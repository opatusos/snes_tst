==> flow/design.v <==
module snes_igr (
  input CLK_i,
  input NRST_i,
  input CTRL_CLK_i,
  input CTRL_LATCH_i,
  input CTRL_SDATA_i,
  output reg [15:0] pdata_LL,
  output reg FORCE_REGION_o,
  output reg PALMODE_o,
  output reg [1:0] REQ_RST_o
);
reg spi_en = 1'b0;
reg [15:0] pdata = 16'b0;
reg pdata_valid_tgl = 1'b0;
reg [3:0] spi_cnt = 4'd0;
reg clk_edge = 1'b0;
always @(posedge CLK_i or negedge NRST_i)begin
  if (!NRST_i) begin
    spi_en <= 1'b0;
    pdata <= 16'b0;
    pdata_valid_tgl <= 1'b0;
    spi_cnt <= 4'd0;
	 clk_edge <= 1'b0;
  end else if (CTRL_LATCH_i) begin
    spi_en <= 1'b1;
    spi_cnt <= 4'd15;
    pdata <= 16'h0000;
	 clk_edge <= 1'b0;
  end else if (!CTRL_CLK_i &!clk_edge) begin
	 clk_edge <= 1'b1;
	 pdata[spi_cnt] <= CTRL_SDATA_i;
	 if (~|spi_cnt) begin
	   spi_en <= 1'b0;
	   pdata_valid_tgl <= ~pdata_valid_tgl;
	 end else begin
	   spi_cnt <= spi_cnt - 1'd1;		  
	 end
  end else if (CTRL_CLK_i) begin
	 clk_edge <= 1'b0;
  end
end
reg [15:0] pdata_L;
reg pdata_valid_tgl_L, pdata_valid_tgl_LL, pdata_valid_tgl_LLL;
always @(posedge CLK_i) begin
  pdata_LL <= pdata_L;
  pdata_L <= pdata;
  pdata_valid_tgl_LLL <= pdata_valid_tgl_LL;
  pdata_valid_tgl_LL <= pdata_valid_tgl_L;
  pdata_valid_tgl_L <= pdata_valid_tgl;
end
always @(posedge CLK_i or negedge NRST_i)
  if (!NRST_i) begin
    FORCE_REGION_o <= 1'b0;
    PALMODE_o <= 1'b0;
    REQ_RST_o <= 2'b00;
  end else begin
    if (pdata_valid_tgl_LLL ^ pdata_valid_tgl_LL) begin
      case (pdata_LL)
        16'h5fcf: begin
            FORCE_REGION_o <= 1'b0;
          end
        16'hdf4f: begin
            FORCE_REGION_o <= 1'b1;
            PALMODE_o <= 1'b0;
          end
        16'h9fcf: begin
            FORCE_REGION_o <= 1'b1;
            PALMODE_o <= 1'b1;
          end
        16'hcfcf: begin
            REQ_RST_o <= 2'b01;
          end
        16'hdf8f: begin
            REQ_RST_o <= 2'b10;
          end
        16'hd7cf: begin
            REQ_RST_o <= 2'b11;
          end
      endcase
    end
  end
endmodule
# From RTL to reports: snes_igr
# The steps from the RTL of snes_igr to its reports follow in flow order.
# Lines are those of the file above, counted from 1.
# Operators: Yosys type, input widths -> output width; for muxes data width and select width s.
# Library cell names are shortened.
# The mark n/a stands for no value.
# inputs
design	snes_igr
clock_port	CLK_i
lib	sky130hd
pvt_corner	tt_025C_1v80

# Word level
# Source: Yosys, flattened and elaborated, memories not mapped. Widths are those after wreduce. Registers that Yosys merges into a memory's read port (data or address) are not register bits. Print and check cells do not count.
# bits
reg_bits	61
input_bits	5
# op_classes
n_addsub	2
equal	6
shifts	2
n_mux	11
bitwise	8
reduce_and_logical	15
# op_table
cell	count
$eq 16x16->1 const B	5
$mux 16	2
$shift 1x5->16	1
$shift 1x5->16 const A	1
$eq 16x15->1 const B	1
$and 16x16->16	1
$or 16x16->16	1
$not 16->16	1
$mux 4	3
$reduce_and 2->1	4
$reduce_bool 2->1	4
$reduce_bool 3->1	2
$pmux 2 s3	1
$neg 4->5	1
$sub 4x1->4 const B	1
$reduce_or 4->1	1
$pmux 1 s2	2
$not 1->1	3
$reduce_and 3->1	1
$mux 1	3
$logic_not 1->1	2
$reduce_or 2->1	1
$and 1x1->1	1
$xor 1x1->1	1

# Depth
# Depth = most cells in a row (Yosys ltp): at word level without a register or memory, in the mapped netlist without a sequential cell, where the memories' decode and read muxes count.
# logic_depth
ltp_word	7
abc_area	0
depth_mapped	7
ltp_nobuf	7

# Mapped cells and area
# The flow's flattened synthesis, as Yosys stat reports it; memories are mapped. The netlist is that of the ABC_AREA named above (0 if unset); the other value can give another one.
# Totals and module areas in this step are rounded.
# types
cell	count
dfxtp_1	35
dfrtp_1	26
o21ai_0	22
nor2b_1	11
nand2_1	18
ha_1	4
nor2_1	11
inv_1	9
a311o_1	3
o41ai_1	3
xnor2_1	3
clkbuf_16	1
nand3_1	5
nor3_1	4
and3_1	3
nand4_1	3
or3_1	3
and2b_2	2
# Other cell types: 29; their cells: 36.
# synth_totals
stdcells	202
synth_area_um2	2200
seqArea_um2	1400
flip_flops	61
buf_cells	3

# Timing after synthesis
# Source: OpenSTA report_checks on the synthesized netlist (no wires, ideal clock, input and output delay 20% of the period each), path of least setup slack; recovery checks are left aside. Register names are those of the netlist, which keeps one name where synthesis merged equal registers.
# synth_timing
path_type	reg2reg
from	register spi_cnt[0]
to	register pdata[0]
period_ps	3050
t_first_pin_ps	0
arrival_ps	1718
required_time_ps	2931
slack_ps	1213
delay_ps	1837
driving_pins	8
n_path_buf	0
period_less_setup_slack_ps	1837
# "delay_ps" is the arrival time less input delay plus setup time.
# "driving_pins": output pins that drive a net of the path, with the launching flip-flop's if there is one; two outputs of one cell count as two.
# "period_less_setup_slack_ps" is the clock period less the worst setup slack; recovery checks do not enter. This is arithmetic on one report: input and output delays are still those of the set period (20% each).
# The rows between start and end are the longest chain of elaborated cells between them; the timing report does not say that the signal goes this way. Where chains are equally long, one stands for them.
# Each line given opens the expression or statement behind the cell; cells for indexed reads and writes are added by Yosys, which also makes memories of some case tables.
# At most two assigning lines are given for a register; there are more.
# synth_via
path_cell_list	dfrtp_1 > inv_1 > ha_1 > nor2_1 > nand2_1 > nor4b_1 > mux2i_1 > nor2_1
elab_chain_len	7
cone_cells	8
# synth_rtl
item	line	text
start, declared	15	reg [3:0] spi_cnt = 4'd0;
start, assigned	22	spi_cnt <= 4'd0;
start, assigned	36	spi_cnt <= spi_cnt - 1'd1;
$neg 4->5	31	pdata[spi_cnt] <= CTRL_SDATA_i;
$shift 1x5->16	31
$not 16->16	31
$and 16x16->16	31
$or 16x16->16	31
$mux 16	29	end else if (!CTRL_CLK_i &!clk_edge) begin
$mux 16	24	end else if (CTRL_LATCH_i) begin
end, assigned	27	pdata <= 16'h0000;
end, assigned	31
end, declared	13	reg [15:0] pdata = 16'b0;

# Timing after layout
# From the final timing report of run 1: the path of least setup slack in the routed layout; clock arrival at registers is part of the times.
# The path's times are printed in steps of 10 ps; the period is the one set.
# layout_timing
path_type	reg2reg
from	register spi_cnt[0]
to	register pdata[7]
period_ps	2130
t_first_pin_ps	330
arrival_ps	2070
required_time_ps	2330
slack_ps	250
driving_pins	8
n_path_buf	0
# The rows between start and end are the longest chain of elaborated cells between them; the timing report does not say that the signal goes this way. Where chains are equally long, one stands for them.
# At most two assigning lines are given for a register; there are more.
# layout_via
path_cell_list	dfrtp_1 > inv_1 > ha_1 > nor2b_2 > a21oi_1 > o22ai_1 > a311o_1 > o41ai_1
elab_chain_len	7
cone_cells	8
# layout_rtl
item	line	text
start, declared	15	reg [3:0] spi_cnt = 4'd0;
start, assigned	22	spi_cnt <= 4'd0;
start, assigned	36	spi_cnt <= spi_cnt - 1'd1;
$neg 4->5	31	pdata[spi_cnt] <= CTRL_SDATA_i;
$shift 1x5->16	31
$not 16->16	31
$and 16x16->16	31
$or 16x16->16	31
$mux 16	29	end else if (!CTRL_CLK_i &!clk_edge) begin
$mux 16	24	end else if (CTRL_LATCH_i) begin
end, assigned	27	pdata <= 16'h0000;
end, assigned	31
end, declared	13	reg [15:0] pdata = 16'b0;

# snes_igr through Yosys and OpenROAD on sky130hd: 2 stored runs, unordered, with their settings and measured results. The constraints put input and output delay at 20% of the set period each and load the outputs with 0.01 pF.
# "timing.achieved_period_ps": clock period set for the run, less the worst setup slack. It is reckoned from that one timing run; input and output delays stay at 20% of the period that was set.
# "worstPathTime_ps" means the part of the period allowed to the worst setup path (the constraints hold back 20% at inputs and 20% at outputs) less its slack; where the path has registers, the arrival times of their clocks count too.
# "totalPower_w" is the tool's figure for a default switching activity; nothing was simulated.
# "worstPathTime_ps" is known to 10 ps.
# The results are shown rounded.
# Settings: . = not set for that run.
setting or result,run 1,run 2
period_ns,2.13,1.22
CORE_UTILIZATION,35,44
CELL_PAD_IN_SITES_DETAIL_PLACEMENT,0,0
GPL_ROUTABILITY_DRIVEN,0,.
CTS_CLUSTER_SIZE,27,.
CTS_CLUSTER_DIAMETER,316,323
CAP_MARGIN,30,35
MIN_ROUTING_LAYER,met1,met1
MAX_ROUTING_LAYER,met4,met5
CORE_MARGIN,2,2
SLEW_MARGIN,20,20
SETUP_SLACK_MARGIN,.,-0.1
CELL_PAD_IN_SITES_GLOBAL_PLACEMENT,.,3
TNS_END_PERCENT,.,65
final_die_area_um2,7100,5700
timing.achieved_period_ps,1878,1660
post_synth_area_um2,2200,2200
worstPathTime_ps,1880,1660
timing.worst_path_kind,reg2reg,reg2reg
fin_ws_ps,250,-440
utilization_pct,44,72
totalPower_w,0.0023,0.0044
setupTns_ps,0,-8300
cell_area_final_um2,2800,3500
